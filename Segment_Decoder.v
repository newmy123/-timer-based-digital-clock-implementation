==> flow/design.v <==
module Segment_Decoder 
( 
input iClk, 
input iReset_n, 
input iChip_select_n, 
input iWrite_n, 
input [2:0] iAddress, 
input [31:0] iSegment_decoder_data,
output reg [31:0] HEX0, HEX1,  HEX2, HEX3, HEX4, HEX5
); 
always@(posedge iClk, negedge iReset_n) 
begin 
	if(~iReset_n) 
	begin 
		HEX0 <= 7'd0; 
		HEX1 <= 7'd0; 
		HEX2 <= 7'd0; 
		HEX3 <= 7'd0; 
		HEX4 <= 7'd0; 
		HEX5 <= 7'd0; 
	end 
	else 
	begin 
		if(~iChip_select_n & ~iWrite_n) 
		begin 
		case	(iAddress)
			3'd0:
				case (iSegment_decoder_data)
					  4'd0: HEX0 <= 7'b1000000;  
					  4'd1: HEX0 <= 7'b1111001;  
					  4'd2: HEX0 <= 7'b0100100;  
					  4'd3: HEX0 <= 7'b0110000;  
					  4'd4: HEX0 <= 7'b0011001;  
					  4'd5: HEX0 <= 7'b0010010;  
					  4'd6: HEX0 <= 7'b0000010;  
					  4'd7: HEX0 <= 7'b1111000;  
					  4'd8: HEX0 <= 7'b0000000;  
					  4'd9: HEX0 <= 7'b0010000;  
					  default: HEX0 <= 7'b1111111;
				endcase
			3'd1:
				case (iSegment_decoder_data)
					  4'd0: HEX1 <= 7'b1000000;  
					  4'd1: HEX1 <= 7'b1111001;  
					  4'd2: HEX1 <= 7'b0100100;  
					  4'd3: HEX1 <= 7'b0110000;  
					  4'd4: HEX1 <= 7'b0011001;  
					  4'd5: HEX1 <= 7'b0010010;  
					  4'd6: HEX1 <= 7'b0000010;  
					  4'd7: HEX1 <= 7'b1111000;  
					  4'd8: HEX1 <= 7'b0000000;  
					  4'd9: HEX1 <= 7'b0010000;  
					  default: HEX1 <= 7'b1111111;
				endcase
			3'd2:
				case (iSegment_decoder_data)
					  4'd0: HEX2 <= 7'b1000000;  
					  4'd1: HEX2 <= 7'b1111001;  
					  4'd2: HEX2 <= 7'b0100100;  
					  4'd3: HEX2 <= 7'b0110000;  
					  4'd4: HEX2 <= 7'b0011001;  
					  4'd5: HEX2 <= 7'b0010010;  
					  4'd6: HEX2 <= 7'b0000010;  
					  4'd7: HEX2 <= 7'b1111000;  
					  4'd8: HEX2 <= 7'b0000000;  
					  4'd9: HEX2 <= 7'b0010000;  
					  default: HEX2 <= 7'b1111111;
				endcase
			3'd3:
				case (iSegment_decoder_data)
					  4'd0: HEX3 <= 7'b1000000;  
					  4'd1: HEX3 <= 7'b1111001;  
					  4'd2: HEX3 <= 7'b0100100;  
					  4'd3: HEX3 <= 7'b0110000;  
					  4'd4: HEX3 <= 7'b0011001;  
					  4'd5: HEX3 <= 7'b0010010;  
					  4'd6: HEX3 <= 7'b0000010;  
					  4'd7: HEX3 <= 7'b1111000;  
					  4'd8: HEX3 <= 7'b0000000;  
					  4'd9: HEX3 <= 7'b0010000;  
					  default: HEX3 <= 7'b1111111;
				endcase
			3'd4:
				case (iSegment_decoder_data)
					  4'd0: HEX4 <= 7'b1000000;  
					  4'd1: HEX4 <= 7'b1111001;  
					  4'd2: HEX4 <= 7'b0100100;  
					  4'd3: HEX4 <= 7'b0110000;  
					  4'd4: HEX4 <= 7'b0011001;  
					  4'd5: HEX4 <= 7'b0010010;  
					  4'd6: HEX4 <= 7'b0000010;  
					  4'd7: HEX4 <= 7'b1111000;  
					  4'd8: HEX4 <= 7'b0000000;  
					  4'd9: HEX4 <= 7'b0010000;  
					  default: HEX4 <= 7'b1111111;
				endcase
			3'd5:
				case (iSegment_decoder_data)
					  4'd0: HEX5 <= 7'b1000000;  
					  4'd1: HEX5 <= 7'b1111001;  
					  4'd2: HEX5 <= 7'b0100100;  
					  4'd3: HEX5 <= 7'b0110000;  
					  4'd4: HEX5 <= 7'b0011001;  
					  4'd5: HEX5 <= 7'b0010010;  
					  4'd6: HEX5 <= 7'b0000010;  
					  4'd7: HEX5 <= 7'b1111000;  
					  4'd8: HEX5 <= 7'b0000000;  
					  4'd9: HEX5 <= 7'b0010000;  
					  default: HEX5 <= 7'b1111111;
				endcase
		endcase
		end 
	end 
end 
endmodule 
==> Step by step through the tools: Segment_Decoder <==
The steps from the RTL of Segment_Decoder to its reports follow in flow order.
Lines are those of the file above, counted from 1.
Operators: Yosys type, input widths -> output width; for muxes data width and select width s.
Cell names lack the library's common part.
{ "setup": {"top_module": "Segment_Decoder", "clk_port": "iClk", "cell_library": "sky130hd", "corner": "tt_025C_1v80"} }

==> Word level <==
Source: Yosys, flattened and elaborated, memories not mapped. Widths are those after wreduce. Registers that Yosys merges into a memory's read port (data or address) are not register bits. Print and check cells do not count.
Yosys's memory passes give these memory sizes; they may raise the number of words (mostly to a power of two), join words into wider ones and drop unused or constant bits.
{ "op_classes": {"n_eq": 5, "mux": 6, "logic": 3, "reduce_logical": 8} }
{ "ops": {"columns": ["cell", "count"], "rows": [
  ["$mux 32", 6],
  ["$logic_not 28->1", 1],
  ["$reduce_and 2->1", 6],
  ["$eq 3x2->1 const B", 2],
  ["$eq 3x3->1 const B", 2],
  ["$eq 3x1->1 const B", 1],
  ["$logic_not 3->1", 1],
  ["$not 1->1", 2],
  ["$and 1x1->1", 1]
]} }
{ "word_totals": {"reg_bits": 192, "mem_bits_ro": 672, "mem_count": 6, "elab_cells": 34} }
{ "mem_list": {"columns": ["memory", "words", "word_bits", "rd", "write_ports", "line", "source"], "rows": [
  ["(no name shown)", 16, 7, 1, 0, 28, "case (iSegment_decoder_data)"],
  ["(no name shown)", 16, 7, 1, 0, 42, "case (iSegment_decoder_data)"],
  ["(no name shown)", 16, 7, 1, 0, 56, "case (iSegment_decoder_data)"],
  ["(no name shown)", 16, 7, 1, 0, 70, "case (iSegment_decoder_data)"],
  ["(no name shown)", 16, 7, 1, 0, 84, "case (iSegment_decoder_data)"],
  ["(no name shown)", 16, 7, 1, 0, 98, "case (iSegment_decoder_data)"]
]} }

==> Depth <==
Yosys ltp: most cells in a row. Word level: on the elaborated netlist, between registers, memories and ports. Mapped: between sequential cells and ports; inverters and the memories' decode and read muxes count.
{ "logic_depth": {"ltp_word": 3, "ABC_AREA": 0, "mapped_depth": 6, "ltp_nobuf": 5} }

==> After synthesis <==
Source: synth_stat.txt of the flow (Yosys; design flattened, memories mapped). It holds for the ABC_AREA given above (unset counts as 0); a run with the other value may have another netlist.
The area totals of this step are shown rounded.
{ "mapped": {"stdcells": 334, "yosys_area_um2": 3100, "ffs": 42, "buf_cells": 164} }
{ "types": {"columns": ["cell", "count", "area_total_um2"], "rows": [
  ["buf_4", 152, 1.14E+03],
  ["dfrtp_1", 42, 1.05E+03],
  ["a31oi_1", 36, 225.216],
  ["nor2_1", 45, 168.912],
  ["ha_1", 5, 62.56],
  ["nor3b_4", 2, 37.536],
  ["nor4_2", 3, 37.536],
  ["a21oi_1", 7, 35.034],
  ["buf_6", 3, 33.782],
  ["a2111oi_4", 1, 27.526],
  ["nor4_4", 1, 21.27],
  ["and4b_1", 2, 20.019],
  ["buf_2", 4, 20.019],
  ["clkbuf_1", 5, 18.768],
  ["nand2b_1", 3, 18.768],
  ["nor4_1", 3, 18.768],
  ["nor3_4", 1, 16.266],
  ["a21o_1", 2, 15.014]
]} }
Other cell types: 12; their cells: 17.

==> Path before layout <==
Source: OpenSTA report_checks on the synthesized netlist (no wires, ideal clock, input and output delay 20% of the period each), path of least setup slack; recovery checks are left aside. Register names are those of the netlist, which keeps one name where synthesis merged equal registers.
{ "synth_path": {"path_type": "input-to-reg", "from": "input iSegment_decoder_data[12]", "to": "register HEX0[5]", "clock_period_ps": 1600, "in_delay_ps": 320, "setup_time_ps": 147, "t_first_pin_ps": 320, "arrival_ps": 1406, "path_slack_ps": 47, "delay_ps": 1233, "stages": 5, "path_buffers": 1, "synth_period_reached_ps": 1553} }
"delay_ps" = arrival - input delay + setup time.
"stages": output pins that drive a net of the path, with the launching flip-flop's if there is one; two outputs of one cell count as two.
"synth_period_reached_ps" = period - worst setup slack (recovery checks aside). The figure is calculated, with input and output delays left at 20% of the set period.
The rows between start and end are the longest chain of elaborated cells between them; the timing report does not say that the signal goes this way. Where chains are equally long, one stands for them.
Each line given opens the expression or statement behind the cell; cells for indexed reads and writes are added by Yosys, which also makes memories of some case tables.
At most two assigning lines are given for a register; there are more.
{ "synth_between": {"path_cell_list": "nor4_2 -> nand4_2 -> nor3_4 -> buf_6 -> a31oi_1", "elab_chain_len": 2} }
{ "synth_rtl": {"columns": ["element", "line", "source"], "rows": [
  ["start, declared", 8, "input [31:0] iSegment_decoder_data,"],
  ["$logic_not 28->1", 28, "case (iSegment_decoder_data)"],
  ["$mux 32", 28, null],
  ["end, assigned", 29, "4'd0: HEX0 <= 7'b1000000;"],
  ["end, assigned", 30, "4'd1: HEX0 <= 7'b1111001;"],
  ["end, declared", 9, "output reg [31:0] HEX0, HEX1,  HEX2, HEX3, HEX4, HEX5"]
]} }

==> Timing after layout <==
Path of least setup slack in the final report of entry A (OpenROAD, finished layout, wires in). Where an end is a register, its clock arrival counts in the times.
The path's times are printed in steps of 10 ps; the period is the one set.
{ "layout_path": {"path_type": "input-to-reg", "from": "input iSegment_decoder_data[20]", "to": "register HEX0[4]", "clock_period_ps": 2110, "in_delay_ps": 420, "setup_time_ps": 140, "t_first_pin_ps": 420, "arrival_ps": 2090, "path_slack_ps": 170, "stages": 5, "path_buffers": 1} }
The rows between start and end are the longest chain of elaborated cells between them; the timing report does not say that the signal goes this way. Where chains are equally long, one stands for them.
At most two assigning lines are given for a register; there are more.
{ "layout_between": {"path_cell_list": "clkdlybuf4s50_1 -> nor4_2 -> nand4_2 -> a2111oi_4 -> a21oi_1", "elab_chain_len": 2} }
{ "layout_rtl": {"columns": ["element", "line", "source"], "rows": [
  ["start, declared", 8, "input [31:0] iSegment_decoder_data,"],
  ["$logic_not 28->1", 28, "case (iSegment_decoder_data)"],
  ["$mux 32", 28, null],
  ["end, assigned", 29, "4'd0: HEX0 <= 7'b1000000;"],
  ["end, assigned", 30, "4'd1: HEX0 <= 7'b1111001;"],
  ["end, declared", 9, "output reg [31:0] HEX0, HEX1,  HEX2, HEX3, HEX4, HEX5"]
]} }

## Implementation results

Stored flow runs of Segment_Decoder (2 of them; Yosys, OpenROAD, sky130hd). They differ in their settings and are not a sequence. Constraints: input delay and output delay 20% of the set period each, output load 0.01 pF.
"clock_period_reached_ps" means the clock period less the worst setup slack. The figure is calculated, with input and output delays left at 20% of the set period.
By "worst_path_time_ps" is meant the share of the clock period that the worst setup path is allowed (20% is reserved at inputs, 20% at outputs), minus its slack. Clock arrival times at its registers enter into it.
"power_total_w" is the tool's figure for a default switching activity; nothing was simulated.
"worst_path_time_ps" is known to 10 ps.
Values from the reports are rounded here.
[
  {
    "run": "entry A",
    "settings": { "period_ns": 2.11, "CORE_UTILIZATION": 49, "HOLD_SLACK_MARGIN": 0.19, "CORE_ASPECT_RATIO": 0.74, "TNS_END_PERCENT": 75, "ABC_AREA": 0, "GPL_TIMING_DRIVEN": 0, "CTS_CLUSTER_DIAMETER": 323, "SLEW_MARGIN": 20, "MAX_ROUTING_LAYER": "met5", "CAP_MARGIN": 20, "CORE_MARGIN": 2 },
    "results": { "synthArea_um2": 3100, "die_footprint_um2": 6900, "finish.stdcell_area_um2": 4700, "util_frac": 0.78, "setup_ws_ps": 170, "power_total_w": 0.0026, "clock_period_reached_ps": 1938, "worst_path_time_ps": 1520, "worst_setup_path_type": "input-to-reg" }
  },
  {
    "run": "entry B",
    "settings": { "period_ns": 1.83, "CAP_MARGIN": 20, "CORE_MARGIN": 2, "CORE_UTILIZATION": 40, "SLEW_MARGIN": 20 },
    "results": { "synthArea_um2": 3100, "die_footprint_um2": 8400, "finish.stdcell_area_um2": 3700, "util_frac": 0.5, "setup_ws_ps": 88, "power_total_w": 0.0027, "clock_period_reached_ps": 1742, "worst_path_time_ps": 1380, "worst_setup_path_type": "input-to-reg" }
  }
]
